==> flow/design.v <==
`timescale 1ns/1ns
module EEPROM_WR (sda, scl, ack, reset, clk, wr, rd, addr, data);
    input reset;
    input clk;
    input wr,rd;
    input[10:0] addr;
    inout sda;
    inout[7:0] data;
    output scl;
    output ack;
reg ack;
reg scl;
reg w_floag, r_floag;
reg ff;
reg[1:0] head_buf;
reg[1:0] stop_buf;
reg[7:0] sh8out_buf;
reg[8:0] sh8out_state;
reg[9:0] sh8in_state;
reg[2:0] head_state;
reg[2:0] stop_state;
reg[10:0] main_state;
reg[7:0] data_from_rm;
reg link_sda;
reg link_read;
reg link_write;
reg link_head;
reg link_stop;
wire sda1, sda2, sda3, sda4;
assign sda1 = (link_head)?      head_buf[1]     : 1'b0;
assign sda2 = (link_write)?     sh8out_buf[7]   : 1'b0;
assign sda3 = (link_stop)?      stop_buf[1]     : 1'b0;
assign sda4 = (sda1 | sda2 | sda3);
assign sda = (link_sda)?        sda4            : 1'bz;
assign data = (link_read)?      data_from_rm    : 8'hzz;
parameter
        idle =          11'b00000000001,
        ready =         11'b00000000010,
        write_start =   11'b00000000100,
        ctrl_write =    11'b00000001000,
        addr_write =    11'b00000010000,
        data_write =    11'b00000100000,
        read_start =    11'b00001000000,
        ctrl_read =     11'b00010000000,
        data_read =     11'b00100000000,
        stop =          11'b01000000000,
        ackn =          11'b10000000000,
        sh8out_bit7 = 9'b000000001,
        sh8out_bit6 = 9'b000000010,
        sh8out_bit5 = 9'b000000100,
        sh8out_bit4 = 9'b000001000,
        sh8out_bit3 = 9'b000010000,
        sh8out_bit2 = 9'b000100000,
        sh8out_bit1 = 9'b001000000,
        sh8out_bit0 = 9'b010000000,
        sh8out_end = 9'b100000000;
parameter
        sh8in_begin = 10'b0000000001,
        sh8in_bit7 = 10'b0000000010,
        sh8in_bit6 = 10'b0000000100,
        sh8in_bit5 = 10'b0000001000,
        sh8in_bit4 = 10'b0000010000,
        sh8in_bit3 = 10'b0000100000,
        sh8in_bit2 = 10'b0001000000,
        sh8in_bit1 = 10'b0010000000,
        sh8in_bit0 = 10'b0100000000,
        sh8in_end = 10'b1000000000,
        head_begin = 3'b001,
        head_bit = 3'b010,
        head_end = 3'b100,
        stop_begin = 3'b001,
        stop_bit = 3'b010,
        stop_end = 3'b100,
        YES = 1,
        NO = 0;
always @(negedge clk) begin
    if(reset)
    scl <= 0;
    else
    scl <= ~scl;
end
always @(posedge clk) begin
    if(reset)
    begin
        link_read <= NO;
        link_write <= NO;
        link_head <= NO;
        link_stop <= NO;
        link_sda <= NO;
        ack <= 0;
        r_floag <= 0;
        w_floag <= 0;
        ff <= 0;
        main_state <= idle;
    end
    else
    begin
        casex (main_state)
            idle:
            begin
                link_read <= NO;
                link_write <= NO;
                link_head <= NO;
                link_stop <= NO;
                link_sda <= NO;
                if(wr)
                begin
                    w_floag <= 1;
                    main_state <= ready;
                end
                else if(rd)
                begin
                    r_floag <= 1;
                    main_state <= ready;
                end
                else
                begin
                    w_floag <= 0;
                    r_floag <= 0;
                    main_state <= idle;
                end
            end
            ready:
            begin
                link_read <= NO;
                link_write <= NO;
                link_head <= YES;
                link_stop <= NO;
                link_sda <= YES;
                head_buf[1:0] <= 2'b10;
                stop_buf[1:0] <= 2'b01;
                head_state <= head_begin;
                ff <= 0;
                ack <= 0;
                main_state <= write_start;
            end
            write_start:
            begin
                if(ff == 0)
                shift_head;
                else
                begin
                    sh8out_buf[7:0] <= {1'b1, 1'b0, 1'b1, 1'b0, addr[10:8], 1'b0};
                    link_head <= NO;
                    link_write <= YES;
                    ff <= 00;
                    sh8out_state <= sh8out_bit6;
                    main_state <= ctrl_write;
                end
            end
            ctrl_write:
                if(ff == 0)
                    shift8_out;
                else
                begin
                    sh8out_state <= sh8out_bit7;
                    sh8out_buf[7:0] <= addr[7:0];
                    ff <= 0;
                    main_state <= addr_write;
                end
            addr_write:
                if(ff == 0)
                    shift8_out;
                else
                begin
                    ff <= 0;
                    if(w_floag)
                    begin
                        sh8out_state  <= sh8out_bit7;
                        sh8out_buf[7:0] <= data;
                        main_state <= data_write;
                    end
                    if(r_floag)
                    begin
                        head_buf <= 2'b10;
                        head_state <= head_begin;
                        main_state <= read_start;
                    end
                end
            read_start:
                if(ff == 0)
                shift_head;
                else
                begin
                    sh8out_buf <= {1'b1, 1'b0, 1'b1, 1'b0, addr[10:8], 1'b1};
                    link_head <= NO;
                    link_sda <= YES;
                    link_write <= YES;
                    ff <= 00;
                    sh8out_state <= sh8out_bit6;
                    main_state <= ctrl_read;
                end
            ctrl_read:
                if(ff == 0)
                shift8_out;
                else
                begin
                    link_sda <= NO;
                    link_write <= NO;
                    ff <= 00;
                    sh8out_state <= sh8in_begin;
                    main_state <= data_read;
                end
            data_read:
                if(ff == 0)
                shift8in;
                else
                begin
                    link_stop <= YES;
                    link_sda <= YES;
                    stop_state <= stop_bit;
                    ff <= 0;
                    main_state <= stop;
                end
            stop:
                if(ff == 0)
                shift_stop;
                else
                begin
                    ack <= 1;
                    ff <= 0;
                    main_state <= ackn;
                end
            ackn:
                begin
                    ack <= 0;
                    w_floag <= 0;
                    r_floag <= 0;
                    main_state <= idle;
                end
            default:
                main_state <= idle;
        endcase
    end
end
task shift8in;
begin
    casex (sh8in_state)
        sh8in_begin:
            sh8in_state <= sh8in_bit7;
        sh8in_bit7:
            if(scl)
            begin
                data_from_rm[7] <= sda;
                sh8in_state <= sh8in_bit6;
            end
            else
            sh8in_state <= sh8in_bit7;
        sh8in_bit6:
            if(scl)
            begin
                data_from_rm[6] <= sda;
                sh8in_state <= sh8in_bit5;
            end
            else
            sh8in_state <= sh8in_bit6;
        sh8in_bit5:
            if(scl)
            begin
                data_from_rm[5] <= sda;
                sh8in_state <= sh8in_bit4;
            end
            else
            sh8in_state <= sh8in_bit5;
        sh8in_bit4:
            if(scl)
            begin
                data_from_rm[4] <= sda;
                sh8in_state <= sh8in_bit3;
            end
            else
            sh8in_state <= sh8in_bit4;
        sh8in_bit3:
            if(scl)
            begin
                data_from_rm[3] <= sda;
                sh8in_state <= sh8in_bit2;
            end
            else
            sh8in_state <= sh8in_bit3;
        sh8in_bit2:
            if(scl)
            begin
                data_from_rm[2] <= sda;
                sh8in_state <= sh8in_bit1;
            end
            else
            sh8in_state <= sh8in_bit2;
        sh8in_bit1:
            if(scl)
            begin
                data_from_rm[1] <= sda;
                sh8in_state <= sh8in_bit0;
            end
            else
            sh8in_state <= sh8in_bit1;
        sh8in_bit0:
            if(scl)
            begin
                data_from_rm[0] <= sda;
                sh8in_state <= sh8in_end;
            end
            else
            sh8in_state <= sh8in_bit0;
        sh8in_end:
            if(scl)
            begin
                link_read = YES;
                ff <= 1;
                sh8in_state <= sh8in_bit7;
            end
            else
            sh8in_state <= sh8in_end;
        default:
            begin
                link_read <= NO;
                sh8in_state <= sh8in_bit7;
            end
    endcase
end
endtask
task shift8_out;
begin
    casex (sh8out_state)
        sh8out_bit7:
            if(!scl)
            begin
                link_sda <= YES;
                link_write <= YES;
                sh8out_state <= sh8out_bit6;
            end
            else
            sh8out_state <= sh8out_bit7;
        sh8out_bit6:
            if(!scl)
            begin
                link_sda <= YES;
                link_write <= YES;
                sh8out_state <= sh8out_bit5;
                sh8out_buf <= sh8out_buf << 1;
            end
            else
            sh8out_state <= sh8out_bit6;
        sh8out_bit5:
            if(!scl)
            begin
                sh8out_state <= sh8out_bit4;
                sh8out_buf <= sh8out_buf << 1;
            end
            else
            sh8out_state <= sh8out_bit5;
        sh8out_bit4:
            if(!scl)
            begin
                sh8out_state <= sh8out_bit3;
                sh8out_buf <= sh8out_buf << 1;
            end
            else
            sh8out_state <= sh8out_bit4;
        sh8out_bit3:
            if(!scl)
            begin
                sh8out_state <= sh8out_bit2;
                sh8out_buf <= sh8out_buf << 1;
            end
            else
            sh8out_state <= sh8out_bit3;
        sh8out_bit2:
            if(!scl)
            begin
                sh8out_state <= sh8out_bit1;
                sh8out_buf <= sh8out_buf << 1;
            end
            else
            sh8out_state <= sh8out_bit2;
        sh8out_bit1:
            if(!scl)
            begin
                sh8out_state <= sh8out_bit0;
                sh8out_buf <= sh8out_buf << 1;
            end
            else
            sh8out_state <= sh8out_bit1;
        sh8out_bit0:
            if(!scl)
            begin
                sh8out_state <= sh8out_end;
                sh8out_buf <= sh8out_buf << 1;
            end
            else
            sh8out_state <= sh8out_bit0;
        sh8out_end:
            if(!scl)
            begin
                link_sda <= NO;
                link_write <= NO;
                ff <= 1;
            end
            else
            sh8out_state <= sh8out_end; 
    endcase
end
endtask
task shift_head;
begin
    casex(head_state)
        head_begin:
            if(!scl)
            begin
                link_write <= NO;
                link_sda <= YES;
                link_head <= YES;
                head_state <= head_bit;
            end         
            else
            head_state <= head_begin;
        head_bit:
            if(scl)
            begin
                ff <= 1;
                head_buf <= head_buf << 1;
                head_state <= head_end;
            end
            else
            head_state <= head_bit;
        head_end:
            if(!scl)
            begin
                link_head <= NO;
                link_write <= YES;
            end
            else
            head_state <= head_end;
    endcase
end
endtask
task shift_stop;
begin
    casex(stop_state)
        stop_begin:
            if(!scl)
            begin
                link_sda <= YES;
                link_write <= NO;
                link_stop <= YES;
                stop_state <= stop_bit;
            end
            else
            stop_state <= stop_begin;
        stop_bit:
            if(scl)
            begin
                stop_buf <= stop_buf << 1;
                stop_state <= stop_end;
            end
            else
            stop_state <= stop_bit;
        stop_end:
            if(!scl)
            begin
                link_head <= NO;
                link_stop <= NO;
                link_sda <= NO;
                ff <= 1;
            end
            else
            stop_state <= stop_end;
    endcase
end
endtask
endmodule
# Step by step through the tools: EEPROM_WR
# Tool output for the design above, in the order of the flow.
# Line numbers count from 1 in the design file above.
# Not given: n/a
# setup
design	EEPROM_WR
clock	clk
lib	sky130hd
pvt_corner	tt_025C_1v80

# Word level
# Counts by Yosys on the flattened word-level netlist (proc, flatten, opt, wreduce; memories kept). Register bits leave out memories and registers merged into their read ports (data or address). Print and check cells are left out.
# op_classes
n_logic	5
mux	128
mul	0
n_div	0
equal	71
n_shift	0
reduce_and_logical	45
compare	0
n_addsub	0
# op_table
op	n
11-bit parallel mux with 9-bit select	1
11-bit two-way mux	9
10-bit parallel mux with 9-bit select	1
8-bit two-way mux	11
9-bit parallel mux with 9-bit select	1
9-bit two-way mux	7
5-bit AND reduction	11
1-bit two-way mux	43
2-bit != test (second input constant)	20
8-bit parallel mux with 5-bit select	1
3-bit != test (second input constant)	9
9-bit parallel mux with 3-bit select	1
3-bit parallel mux with 3-bit select	3
3-bit two-way mux	9
6-bit AND reduction	4
2-bit two-way mux	12
1-bit parallel mux with 2-bit select	11
10-bit two-way mux	2
7-bit AND reduction	2
7-bit two-way mux	2
2-bit OR reduction	6
6-bit two-way mux	2
11-bit by 1-bit == test with 1-bit output (second input constant)	1
11-bit by 10-bit == test with 1-bit output (second input constant)	1
11-bit == test (second input constant)	1
11-bit by 2-bit == test with 1-bit output (second input constant)	1
11-bit by 3-bit == test with 1-bit output (second input constant)	1
11-bit by 4-bit == test with 1-bit output (second input constant)	1
# Not listed: further kinds 54, cells in them 75.
# bits
ram_bits	0
memories	0
romBits	0
inputBits	15
register_bits	66
output_inout_bits	11
clocked_rd_ports_x_width	0
latch_bits	0
word_cells	275

# Logic depth
# Yosys ltp: most cells in a row. Word level: on the elaborated netlist, between registers, memories and ports. Mapped: between sequential cells and ports; inverters and the memories' decode and read muxes count.
# logic_depth
depth_word	5
ABC_AREA	0
depth_mapped	6
ltp_nobuf	6

# Netlist
# Source: synth_stat.txt of the flow (Yosys; design flattened, memories mapped). It holds for the ABC_AREA given above (unset counts as 0); a run with the other value may have another netlist.
# synth_totals
mapped_cells	303
seq_area_um2	1431.4
buf_cells	21
area_um2	2996.6
ffs	62
# types
cell	n	area_total_um2
sky130_fd_sc_hd__dfxtp_1	43	860.826
sky130_fd_sc_hd__edfxtp_1	19	570.547
sky130_fd_sc_hd__a21oi_1	31	155.149
sky130_fd_sc_hd__nor2_1	29	108.854
sky130_fd_sc_hd__mux2i_1	10	100.096
sky130_fd_sc_hd__a22o_1	11	96.342
sky130_fd_sc_hd__buf_6	8	90.086
sky130_fd_sc_hd__mux2_2	7	78.826
sky130_fd_sc_hd__o21ai_0	13	65.062
sky130_fd_sc_hd__nand2_1	17	63.811
sky130_fd_sc_hd__and2_1	10	62.56
sky130_fd_sc_hd__a22oi_1	6	45.043
sky130_fd_sc_hd__inv_1	11	41.29
sky130_fd_sc_hd__nor3_1	8	40.038
sky130_fd_sc_hd__o22ai_1	6	37.536
sky130_fd_sc_hd__a31oi_1	5	31.28
sky130_fd_sc_hd__buf_2	6	30.029
sky130_fd_sc_hd__mux2_4	2	30.029
# Other cell types: 42; their cells: 61.

Measured results for EEPROM_WR: 2 stored runs of the Yosys and OpenROAD flow on sky130hd. The settings differ; the order carries no meaning. The constraints put input and output delay at 20% of the set period each and load the outputs with 0.01 pF.
"power.total_w" rests on the timing tool's default activity at the inputs, not on a simulated workload.

Stored run 1, flow files:
==> flow/run.sh <==
#!/bin/bash
# the make line also repeats the synthesis and layout settings of config.mk as NAME=value (left out here)
make -C /OpenROAD-flow-scripts/flow DESIGN_CONFIG=/design/flow/config.mk WORK_HOME=/design/flow/orfs CLKGATE_MAP_FILE= finish
==> flow/config.mk <==
export PLATFORM = sky130hd
export DESIGN_NAME = EEPROM_WR
export DESIGN_NICKNAME = EEPROM_WR
export VERILOG_FILES = /design/flow/design.v
export SDC_FILE = /design/flow/constraint.sdc
export NUM_CORES = 4
export LEC_CHECK = 0
export CAP_MARGIN = 20
export CELL_PAD_IN_SITES_DETAIL_PLACEMENT = 0
export CELL_PAD_IN_SITES_GLOBAL_PLACEMENT = 3
export CORE_MARGIN = 6
export CORE_UTILIZATION = 63
export GPL_TIMING_DRIVEN = 0
export PLACE_DENSITY_LB_ADDON = 0.15
export SETUP_SLACK_MARGIN = 0.6
export SLEW_MARGIN = 20
==> flow/constraint.sdc <==
create_clock -name core_clock -period 2.54 [get_ports {clk}]
set_input_delay 0.5080 -clock core_clock [delete_from_list [all_inputs] [get_ports {clk}]]
set_output_delay 0.5080 -clock core_clock [all_outputs]
set_load 0.01 [all_outputs]

Stored run 1: incomplete, placement halted on FLW-0024

Stored run 2, flow files:
==> flow/run.sh <==
#!/bin/bash
# the make line also repeats the synthesis and layout settings of config.mk as NAME=value (left out here)
make -C /OpenROAD-flow-scripts/flow DESIGN_CONFIG=/design/flow/config.mk WORK_HOME=/design/flow/orfs CLKGATE_MAP_FILE= finish
==> flow/config.mk <==
export PLATFORM = sky130hd
export DESIGN_NAME = EEPROM_WR
export DESIGN_NICKNAME = EEPROM_WR
export VERILOG_FILES = /design/flow/design.v
export SDC_FILE = /design/flow/constraint.sdc
export NUM_CORES = 4
export LEC_CHECK = 0
export CAP_MARGIN = 20
export CORE_MARGIN = 2
export CORE_UTILIZATION = 40
export SLEW_MARGIN = 20
==> flow/constraint.sdc <==
create_clock -name core_clock -period 2.91 [get_ports {clk}]
set_input_delay 0.5820 -clock core_clock [delete_from_list [all_inputs] [get_ports {clk}]]
set_output_delay 0.5820 -clock core_clock [all_outputs]
set_load 0.01 [all_outputs]

==> results of stored run 2, as CSV <==
result,value
synthesis_area_um2,2996.6
die_area_um2,8200.2
finalCellArea_um2,3380.7
finalUtil_pct,46.6
setup_ws_ns,0.040
setup_tns_ns,0.000
hold_ws_ns,0.319
power.total_w,0.001924
